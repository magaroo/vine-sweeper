==> flow/design.v <==
module Receive #(parameter clockperbit = 10) (rxdata, rxfinish, rx, clock, reset);
	parameter initialclockperbit = clockperbit * 3 / 2;
	input clock, reset, rx;
	output reg rxfinish;
	output reg [7:0] rxdata;
	integer remaining_clocks;
	reg [0:3] current_bit;
	reg ready;
	initial
	begin
		rxfinish <= 1'b0;
		rxdata <= 8'b0;
		ready <= 1'b1;
	end
	always @(posedge clock or posedge reset)
	begin
		if (reset)
		begin
			rxfinish <= 1'b0;
			rxdata <= 8'b0;
			ready <= 1'b1;
		end
		else if (~ready)
		begin
			if (remaining_clocks == 0)
			begin
				if (current_bit < 8)
				begin
					rxdata[current_bit] <= rx;
					rxfinish <= 1'b0;
				end
				else if (current_bit == 8)
				begin
					ready <= 1'b1;
					rxfinish <= 1'b1;
				end
				remaining_clocks <= clockperbit - 1;
				current_bit <= current_bit + 1;
			end
			else
			begin
				remaining_clocks <= remaining_clocks - 1;
				rxfinish <= 1'b0;
			end
		end
		else if (~rx)
		begin
			ready <= 1'b0;
			rxfinish <= 1'b0;
			remaining_clocks <= initialclockperbit - 1;
			current_bit <= 4'b0;
		end
		else
			rxfinish <= 1'b0;
	end
endmodule
module Transmit #(parameter clockperbit = 10)
(txdata, txdone, send, tx, reset, clock);
	parameter clockperbitminus = clockperbit - 1;
	input reset, clock;
	input [7:0] txdata;
	input send;
	output reg tx;
	output reg txdone;
	reg idle;
	reg [3:0] current_bit;
	integer remaining_clocks;
	initial
	begin
		idle <= 1'b1;
		tx <= 1'b1;
		txdone <= 1'b1;
	end
	always @(posedge reset or posedge clock)
	begin
		if (reset)
		begin
			idle <= 1'b1;
			tx <= 1'b1;
			txdone <= 1'b1;
		end
		else
			if (~idle) 
				if (remaining_clocks == 0)
				begin
					if (current_bit == 9)
					begin
						idle <= 1'b1;
						tx <= 1'b1;
					end
					else
					begin
						if (current_bit == 8) 
						begin
							txdone <= 1'b1;
							tx <= 1'b1;
							remaining_clocks <= 0;
						end
						else
						begin
							tx <= txdata[current_bit];
							remaining_clocks <= clockperbitminus;
						end
						current_bit <= current_bit + 1;
					end
				end
				else 
					remaining_clocks <= remaining_clocks - 1;
			else 
				if (send) 
				begin
					txdone <= 1'b0;
					idle <= 1'b0;
					current_bit <= 4'b0000;
					remaining_clocks <= clockperbitminus;
					tx <= 1'b0;
				end
	end
endmodule
module UART #(parameter clkperbit = 10)
(rx, send, clock, reset, tx, txdata, rxdata, rxfinish, txdone);
	input rx , clock, reset, send;
	input[7:0] txdata; 
	output tx, rxfinish, txdone; 
	output[7:0] rxdata; 
	Receive #(clkperbit) receiver  
		(.rxdata(rxdata),
		 .rxfinish(rxfinish),
		 .rx(rx), 
		 .clock(clock),
		 .reset(reset)
		);
	Transmit #(clkperbit) transmitter
		(.txdata(txdata),
		 .txdone(txdone),
		 .send(send),
		 .tx(tx),
		 .reset(reset),
		 .clock(clock)
		);
endmodule
== Reports on UART ==
What the tools print for UART, step after step.
Line numbers count from 1 in the design file above.
Operators carry their Yosys type and port widths (W data, S select, Z words).
Library cell names are shortened.
The mark - stands for no value.

* Design top: UART
* Clock input: clock
* Library: sky130hd
* Library corner: tt_025C_1v80

== After elaboration ==
Yosys after proc, flatten, opt, wreduce and memory -nomap, before mapping. Memory bits, and registers merged into a memory's read port (data or address), are not among the register bits. Print and check cells are not counted. Equal cells are merged and count once.

* Output and inout port bits: 11
* Word-level cells: 81
* Input port bits: 12
* Register bits after elaboration: 85

* Order comparisons: 1
* Shifts and indexed selects: 3
* Mux-type cells: 37
* Bitwise operators: 5
* Eq/ne operators: 8
* Add/subtract/negate cells: 5
* Reductions and logical operators: 12

{| class="wikitable"
|+ Operators with widths
! cell !! number
|-
| $mux W32 || 7
|-
| $sub A32 B2 Y32 const B || 2
|-
| $logic_not A32 Y1 || 2
|-
| $mux W4 || 8
|-
| $mux W1 || 22
|-
| $eq A4 B4 Y1 const B || 3
|-
| $reduce_and A3 Y1 || 3
|-
| $shift A1 B5 Y8 || 1
|-
| $shift A1 B5 Y8 const A || 1
|-
| $add A4 B1 Y4 const B || 2
|-
| $reduce_and A4 Y1 || 2
|-
| $shiftx A8 B4 Y1 || 1
|-
| $and A8 B8 Y8 || 1
|-
| $or A8 B8 Y8 || 1
|-
| $not A8 Y8 || 1
|-
| $reduce_bool A2 Y1 || 3
|-
| $neg A4 Y5 || 1
|-
| $ne A2 B2 Y1 const B || 2
|-
| $reduce_and A2 Y1 || 2
|-
| $ne A4 B3 Y1 const B || 1
|-
| $lt A4 B4 Y1 const B || 1
|-
| $ne A3 B2 Y1 const B || 1
|-
| $not A1 Y1 || 2
|-
| $ne A2 B1 Y1 const B || 1
|}

== Depth ==
Yosys ltp: most cells in a row. Word level: on the elaborated netlist, between registers, memories and ports. Mapped: between sequential cells and ports; inverters and the memories' decode and read muxes count.

* Depth after elaboration: 5
* ABC_AREA: 0
* Gate-level depth with buffers: 9
* Mapped depth without buffers: 7

== After synthesis ==
Yosys stat after the flow's synthesis: flattened, memories mapped to cells. It holds for the ABC_AREA given above (unset counts as 0); a run with the other value may have another netlist.
Totals and module areas in this step are rounded.

* Flip-flops: 85
* Buffers: 18
* Mapped area: 0.004751 mm^2
* Cells in the netlist: 447
* Area of sequential cells: 0.002492 mm^2

{| class="wikitable"
|+ Cell types
! cell type !! number !! area in all (um^2)
|-
| edfxtp_1 || 72 || 2.16E+03
|-
| xnor2_1 || 41 || 359.094
|-
| nor2_1 || 70 || 262.752
|-
| dfrtp_1 || 9 || 225.216
|-
| nor4_1 || 26 || 162.656
|-
| xor2_1 || 16 || 140.134
|-
| ha_1 || 11 || 137.632
|-
| nor3_1 || 27 || 135.13
|-
| or3_1 || 17 || 106.352
|-
| dfstp_2 || 4 || 105.101
|-
| nand2_1 || 25 || 93.84
|-
| a21oi_1 || 15 || 75.072
|-
| o21ai_0 || 13 || 65.062
|-
| o31ai_1 || 7 || 52.55
|-
| mux4_2 || 2 || 45.043
|-
| or4_1 || 6 || 45.043
|-
| nand2b_1 || 7 || 43.792
|-
| nor2b_1 || 7 || 43.792
|}

Other cell types: 25; their cells: 72.
The figures by module come from a second, unflattened synthesis with its own total; it is not the netlist above.

* Cell total of the unflattened synthesis: 466
* Area total of the unflattened synthesis: 0.004846 mm^2

Each row is one instance without its submodules.

{| class="wikitable"
|+ Modules
! module !! sequential area (mm^2) !! times used !! cells !! area (mm^2)
|-
| Receive (clockperbit=10) || 0.001333 || 1 || 252 || 0.002555
|-
| Transmit (clockperbit=10) || 0.00116 || 1 || 214 || 0.002291
|-
| UART || 0 || 1 || 0 || 0
|}

== Path before layout ==
Path of least setup slack by OpenSTA after synthesis, without wires, with an ideal clock, recovery checks aside; 20% of the period is set as input and as output delay. Where synthesis merged equal registers, the netlist keeps one of their names.

* Kind: input to register
* From: input reset
* To: register transmitter.remaining_clocks[0]
* Clock period: 3.72 ns
* Required time: 3.288 ns
* Setup time: 0.432 ns
* Time at the first pin: 0.744 ns
* Arrival: 2.734 ns
* Setup slack: 0.554 ns
* Input delay: 0.744 ns
* Delay of the path: 2.422 ns
* Buffers on the path: 0
* Driving pins on the path: 3
* Synthesis period reached: 3.166 ns

"delay of the path" is the arrival time less input delay plus setup time.
"driving pins on the path": output pins that drive a net of the path, with the launching flip-flop's if there is one; two outputs of one cell count as two.
"synthesis period reached" = period - worst setup slack (recovery checks aside). The figure is calculated, with input and output delays left at 20% of the set period.
Between the ends stands the longest chain of elaborated cells between them, by number of cells; it is not shown to be the way that was timed. Of several equally long chains one is given.
Each line given opens the expression or statement behind the cell; cells for indexed reads and writes are added by Yosys, which also makes memories of some case tables.
A register here has more assigning lines than the two given.

* Cell sequence: inv_1 -> nand2_1 -> a21oi_1
* Cells in the longest elaborated chain: 2
* Elaborated cells on any way between the ends: 2
* RTL lines with such cells: 0
* Classes of those cells: logic: 1; reduce/logical: 1

{| class="wikitable"
|+ Ends and longest elaborated chain, after synthesis
! what !! RTL line !! source
|-
| start, declared || 122 || <nowiki>input rx , clock, reset, send;</nowiki>
|-
| $not A1 Y1 || - ||
|-
| $reduce_and A3 Y1 || - ||
|-
| end, assigned || 102 || <nowiki>remaining_clocks <= clockperbitminus;</nowiki>
|-
| end, assigned || 108 || <nowiki>remaining_clocks <= remaining_clocks - 1;</nowiki>
|-
| end, declared || 67 || <nowiki>integer remaining_clocks;</nowiki>
|}

== Path in the finished layout ==
From the final timing report of entry A: the path of least setup slack in the routed layout; clock arrival at registers is part of the times.

* Kind: register to register
* From: register receiver.remaining_clocks[14]
* To: register receiver.current_bit[1]
* Driving pins on the path: 6
* Time at the first pin: 0.35 ns
* Setup time: 0.29 ns
* Clock period: 3.79 ns
* Buffers on the path: 0
* Setup slack: 0.80 ns
* Required time: 3.84 ns
* Arrival: 3.04 ns

Between the ends stands the longest chain of elaborated cells between them, by number of cells; it is not shown to be the way that was timed. Of several equally long chains one is given.
A register here has more assigning lines than the two given.
The path ends at the enable pin of a flip-flop; only ways to that pin are counted.

* Cell sequence: edfxtp_1 -> nor3_1 -> nand3_1 -> nor4_1 -> or2_2 -> and2_1
* Cells in the longest elaborated chain: 3
* Elaborated cells on any way between the ends: 3
* RTL lines with such cells: 1
* Classes of those cells: reduce/logical: 3

{| class="wikitable"
|+ Ends and longest elaborated chain, after layout
! what !! RTL line !! source
|-
| start, declared || 6 || <nowiki>integer remaining_clocks;</nowiki>
|-
| start, assigned || 37 || <nowiki>remaining_clocks <= clockperbit - 1;</nowiki>
|-
| start, assigned || 42 || <nowiki>remaining_clocks <= remaining_clocks - 1;</nowiki>
|-
| $logic_not A32 Y1 || 25 || <nowiki>if (remaining_clocks == 0)</nowiki>
|-
| $reduce_bool A2 Y1 || - ||
|-
| $reduce_and A3 Y1 || - ||
|-
| end, assigned || 38 || <nowiki>current_bit <= current_bit + 1;</nowiki>
|-
| end, assigned || 51 || <nowiki>current_bit <= 4'b0;</nowiki>
|-
| end, declared || 7 || <nowiki>reg [0:3] current_bit;</nowiki>
|}

==> runs of UART <==
Flow measurements of UART on sky130hd: 2 stored runs with different settings, listed in no order. Input and output delays are each 20% of the period that was set; the output load is 0.01 pF.
"achieved clock period" is the run's clock period less its worst setup slack. It is reckoned from that one timing run; input and output delays stay at 20% of the period that was set.
"worst setup path time" is the time allowed to the run's worst setup path (the clock period less input and output delay, where it has them) less its slack. Clock arrival times count: a late capture clock shortens it, a late launch clock lengthens it.
By "overall power" is meant OpenSTA's value without simulated activity: inputs other than the clock are taken to toggle once in ten clock periods, and the tool carries that through the logic.
The results are shown rounded.

=== Entry A ===
{| class="wikitable"
! Setting !! Value
|-
| period_ns || 3.79
|-
| CORE_UTILIZATION || 51
|-
| SETUP_SLACK_MARGIN || -0.32
|-
| PLACE_DENSITY_LB_ADDON || 0.17
|-
| CORE_ASPECT_RATIO || 0.88
|-
| SLEW_MARGIN || 35
|-
| MIN_ROUTING_LAYER || met1
|-
| CAP_MARGIN || 20
|-
| CORE_MARGIN || 2
|-
! Result !! Value
|-
| Overall power || 1.840 mW
|-
| Worst setup slack after layout || 0.798 ns
|-
| Standard-cell area of the final layout || 0.005284 mm^2
|-
| Utilization after routing || 57.4%
|-
| Lowest hold slack || 0.517 ns
|-
| Total die area || 0.0101 mm^2
|-
| Achieved clock period || 2.992 ns
|-
| Final setup TNS || 0.000 ns
|-
| Synthesis area || 0.004751 mm^2
|-
| Worst setup path time || 2.99 ns
|-
| Critical path type || register to register
|}

=== Entry B ===
{| class="wikitable"
! Setting !! Value
|-
| period_ns || 4.56
|-
| CORE_UTILIZATION || 21
|-
| SETUP_SLACK_MARGIN || 0.48
|-
| PLACE_DENSITY_LB_ADDON || 0.01
|-
| CORE_ASPECT_RATIO || 0.51
|-
| CELL_PAD_IN_SITES_GLOBAL_PLACEMENT || 0
|-
| CELL_PAD_IN_SITES_DETAIL_PLACEMENT || 1
|-
| ABC_AREA || 0
|-
| GPL_TIMING_DRIVEN || 0
|-
| CTS_CLUSTER_DIAMETER || 216
|-
| MIN_ROUTING_LAYER || met1
|-
| CAP_MARGIN || 20
|-
| CORE_MARGIN || 2
|-
| SLEW_MARGIN || 20
|-
! Result !! Value
|-
| Overall power || 1.787 mW
|-
| Worst setup slack after layout || 0.825 ns
|-
| Standard-cell area of the final layout || 0.005705 mm^2
|-
| Utilization after routing || 25.6%
|-
| Lowest hold slack || 0.528 ns
|-
| Total die area || 0.02391 mm^2
|-
| Achieved clock period || 3.735 ns
|-
| Final setup TNS || 0.000 ns
|-
| Synthesis area || 0.004751 mm^2
|-
| Worst setup path time || 3.73 ns
|-
| Critical path type || register to register
|}
